==> flow/design.v <==
`timescale 1ns / 1ps
module button(
input s3,
input sys_clk,
input reset_n,
output reg[2:0]index
    );
reg [18:0]cnt;
reg cnt_full;
always@(posedge sys_clk or negedge reset_n)
     if(!reset_n) cnt<=19'b0;
     else if (s3==1) cnt<=cnt+1'b1;
     else cnt<=19'b0;
always@(posedge sys_clk or negedge reset_n)
    if(!reset_n) cnt_full<=1'b0;
    else if(cnt==499999) 
        cnt_full<=1'b1;
    else if (s3==0) 
        cnt_full<=1'b0;
    else cnt_full<=cnt_full;
always@(posedge sys_clk or negedge reset_n)
    if(!reset_n) index<=3'b000;
    else if (cnt==499999&&cnt_full==1'b0)
        index<=index+1'b1;
endmodule
## From RTL to reports: button

The steps from the RTL of button to its reports follow in flow order.
Line numbers count from 1 in the design file above.
The mark n/a stands for no value.

| inputs | value |
|---|---|
| top | button |
| clock | sys_clk |
| library | sky130hd |
| corner | tt_025C_1v80 |

## Word-level counts

Yosys after proc, flatten, opt, wreduce and memory -nomap, before mapping. Memory bits, and registers merged into a memory's read port (data or address), are not among the register bits. Print and check cells are not counted. Equal cells are merged and count once.

| storage and ports | value |
|---|---|
| output and inout port bits | 3 |
| input bits | 3 |
| cells after elaboration | 12 |
| ROM bits | 0 |
| bits in writable memories | 0 |
| clocked read ports x word width | 0 |
| latch bits | 0 |
| memory cells | 0 |
| flip-flop bits (word level) | 23 |

| operators by class | value |
|---|---|
| $lt $le $gt $ge | 0 |
| shifts and indexed selects | 0 |
| bitwise logic cells | 1 |
| reduce/logical cells | 1 |
| equality and inequality tests | 2 |
| divide/modulo/power cells | 0 |
| muxes and demuxes | 3 |
| $add $sub $neg | 2 |
| $mul | 0 |

Operator list:

| operator | number |
|---|---|
| 19-bit by 1-bit adder with 19-bit output with constant B | 1 |
| 19-bit == test with constant B | 1 |
| 19-bit two-way mux | 1 |
| 3-bit by 1-bit adder with 3-bit output with constant B | 1 |
| 2-bit by 1-bit != test with 1-bit output with constant B | 1 |
| 1-bit two-way mux | 2 |
| 1-bit logical AND | 1 |
| 1-bit NOT | 1 |

## Logic depth

Longest topological path by Yosys (ltp), each cell counted once; first at word level (registers and memories cut), then after technology mapping (sequential cells cut; the memories' decode and read muxes count).

| depth | value |
|---|---|
| word-level depth | 2 |
| ABC_AREA | 0 |
| gate-level depth with buffers | 5 |
| mapped depth without buffers | 5 |

## After synthesis

Yosys stat after the flow's synthesis: flattened, memories mapped to cells. It holds for the ABC_AREA given above (unset counts as 0); a run with the other value may have another netlist.

| mapped netlist | value |
|---|---|
| flip-flops | 23 |
| buffer cells | 2 |
| area of sequential cells | 575.6 um^2 |
| chip area (Yosys) | 1132.3 um^2 |
| cells in the netlist | 108 |

Cells by type:

| cell type | number | area in all (um^2) |
|---|---|---|
| sky130_fd_sc_hd__dfrtp_1 | 23 | 575.552 |
| sky130_fd_sc_hd__xor2_1 | 9 | 78.826 |
| sky130_fd_sc_hd__nand3_1 | 9 | 45.043 |
| sky130_fd_sc_hd__nor2_1 | 12 | 45.043 |
| sky130_fd_sc_hd__xnor2_1 | 4 | 35.034 |
| sky130_fd_sc_hd__nand2_1 | 7 | 26.275 |
| sky130_fd_sc_hd__ha_1 | 2 | 25.024 |
| sky130_fd_sc_hd__nand4_1 | 4 | 25.024 |
| sky130_fd_sc_hd__nor4b_4 | 1 | 23.773 |
| sky130_fd_sc_hd__or4_1 | 3 | 22.522 |
| sky130_fd_sc_hd__a21oi_1 | 4 | 20.019 |
| sky130_fd_sc_hd__o21ai_1 | 4 | 20.019 |
| sky130_fd_sc_hd__or3_1 | 3 | 18.768 |
| sky130_fd_sc_hd__and4_1 | 2 | 17.517 |
| sky130_fd_sc_hd__and2_1 | 2 | 12.512 |
| sky130_fd_sc_hd__nand4_2 | 1 | 12.512 |
| sky130_fd_sc_hd__mux2_1 | 1 | 11.261 |
| sky130_fd_sc_hd__or4_4 | 1 | 11.261 |

Other cell types: 14; their cells: 16.

## Worst setup path after synthesis

OpenSTA on the mapped netlist: ideal clock, no wires. The path of least setup slack (recovery checks aside). Input and output delay are each 20% of the period. Register names are those of the netlist, which keeps one name where synthesis merged equal registers.

| timing after synthesis | value |
|---|---|
| kind | register -> register |
| start | register cnt[14] |
| end | register index[1] |
| stages on the path | 5 |
| setup slack | 1.526 ns |
| arrival | 1.927 ns |
| time at the first pin | 0.000 ns |
| library setup time | 0.128 ns |
| required time | 3.452 ns |
| path buffers | 0 |
| path delay | 2.055 ns |
| period | 3.58 ns |
| synthesis period reached | 2.054 ns |

"path delay" is the arrival time less input delay plus setup time.
"stages on the path" counts driving pins, that of a launching flip-flop among them; a cell with two outputs on the path counts twice.
"synthesis period reached" is the clock period less the worst setup slack; recovery checks do not enter. This is arithmetic on one report: input and output delays are still those of the set period (20% each).
The rows between start and end are the longest chain of elaborated cells between them; the timing report does not say that the signal goes this way. Where chains are equally long, one stands for them.
A line is the first line of the expression or statement that the cell stems from. Yosys adds cells for indexed reads and writes and turns some case tables into memories.
A register here has more assigning lines than the two given.

| between the ends, after synthesis | value |
|---|---|
| path through | sky130_fd_sc_hd__dfrtp_1 sky130_fd_sc_hd__or4b_1 sky130_fd_sc_hd__or4_4 sky130_fd_sc_hd__nor3_2 sky130_fd_sc_hd__mux2_1 |
| cells in the longest elaborated chain | 2 |
| elaborated cells between the ends (all ways) | 2 |

RTL lines, path after synthesis:

| item | line | text |
|---|---|---|
| start: declaration | 8 | `reg [18:0]cnt;` |
| start: assignment | 11 | `if(!reset_n) cnt<=19'b0;` |
| start: assignment | 12 | `else if (s3==1) cnt<=cnt+1'b1;` |
| 19-bit == test | 23 | `else if (cnt==499999&&cnt_full==1'b0)` |
| 1-bit logical AND | 23 |  |
| end: assignment | 22 | `if(!reset_n) index<=3'b000;` |
| end: assignment | 24 | `index<=index+1'b1;` |
| end: declaration | 6 | `output reg[2:0]index` |

## Worst path after layout

Path of least setup slack in the final report of flow run A (OpenROAD, finished layout, wires in). Where an end is a register, its clock arrival counts in the times.

| timing after layout | value |
|---|---|
| kind | register -> register |
| start | register cnt[14] |
| end | register index[2] |
| time at the first pin | 0.27 ns |
| required time | 1.33 ns |
| library setup time | 0.07 ns |
| setup slack | -0.96 ns |
| period | 1.13 ns |
| path buffers | 1 |
| stages on the path | 6 |
| arrival | 2.28 ns |

The rows between start and end are the longest chain of elaborated cells between them; the timing report does not say that the signal goes this way. Where chains are equally long, one stands for them.
A register here has more assigning lines than the two given.

| between the ends, after layout | value |
|---|---|
| path through | sky130_fd_sc_hd__dfrtp_1 sky130_fd_sc_hd__or4b_1 sky130_fd_sc_hd__or4_4 sky130_fd_sc_hd__buf_6 sky130_fd_sc_hd__nor4b_4 sky130_fd_sc_hd__xor2_1 |
| cells in the longest elaborated chain | 2 |
| elaborated cells between the ends (all ways) | 2 |

RTL lines, path after layout:

| item | line | text |
|---|---|---|
| start: declaration | 8 | `reg [18:0]cnt;` |
| start: assignment | 11 | `if(!reset_n) cnt<=19'b0;` |
| start: assignment | 12 | `else if (s3==1) cnt<=cnt+1'b1;` |
| 19-bit == test | 23 | `else if (cnt==499999&&cnt_full==1'b0)` |
| 1-bit logical AND | 23 |  |
| end: assignment | 22 | `if(!reset_n) index<=3'b000;` |
| end: assignment | 24 | `index<=index+1'b1;` |
| end: declaration | 6 | `output reg[2:0]index` |

Subject: flow runs of button

Hi,

Measured results for button: 2 stored runs of the Yosys and OpenROAD flow on sky130hd. The settings differ; the order carries no meaning. The constraints put input and output delay at 20% of the set period each and load the outputs with 0.01 pF.
By "period reached" is meant the clock period of the run minus its worst setup slack. This is arithmetic on one report: input and output delays are still those of the set period (20% each).
"critical setup path time" = time allowed to the worst setup path (clock period - input delay - output delay, where it has them) - its slack; a late launch clock adds to it, a late capture clock takes from it.

#### Flow run A

| setting | value |
|---|---|
| period_ns | `1.13` |
| CORE_UTILIZATION | `28` |
| SETUP_SLACK_MARGIN | `0.08` |
| PLACE_DENSITY_LB_ADDON | `0.06` |
| CORE_ASPECT_RATIO | `0.67` |
| CORE_MARGIN | `10` |
| TNS_END_PERCENT | `95` |
| ABC_AREA | `0` |
| GPL_TIMING_DRIVEN | `0` |
| CTS_CLUSTER_SIZE | `20` |
| CTS_CLUSTER_DIAMETER | `374` |
| CAP_MARGIN | `15` |
| MIN_ROUTING_LAYER | `met2` |
| SLEW_MARGIN | `20` |

| result | value |
|---|---|
| die footprint | 7039.1 um^2 |
| period reached | 2.088 ns |
| critical setup path time | 2.09 ns |
| type of the worst setup path | register -> register |
| area of the synthesized netlist | 1132.3 um^2 |
| worst slack on setup checks | -0.958 ns |
| setup total negative slack | -8.312 ns |
| std-cell area (final layout) | 1754.2 um^2 |

#### Flow run B

| setting | value |
|---|---|
| period_ns | `1.45` |
| CORE_UTILIZATION | `16` |
| PLACE_DENSITY_LB_ADDON | `0.06` |
| HOLD_SLACK_MARGIN | `0.06` |
| TNS_END_PERCENT | `50` |
| CTS_CLUSTER_DIAMETER | `308` |
| MIN_ROUTING_LAYER | `met1` |
| CAP_MARGIN | `20` |
| CORE_MARGIN | `2` |
| SLEW_MARGIN | `20` |

| result | value |
|---|---|
| die footprint | 7766.0 um^2 |
| period reached | 2.059 ns |
| critical setup path time | 2.06 ns |
| type of the worst setup path | register -> register |
| area of the synthesized netlist | 1132.3 um^2 |
| worst slack on setup checks | -0.609 ns |
| setup total negative slack | -2.330 ns |
| std-cell area (final layout) | 1785.5 um^2 |

Regards
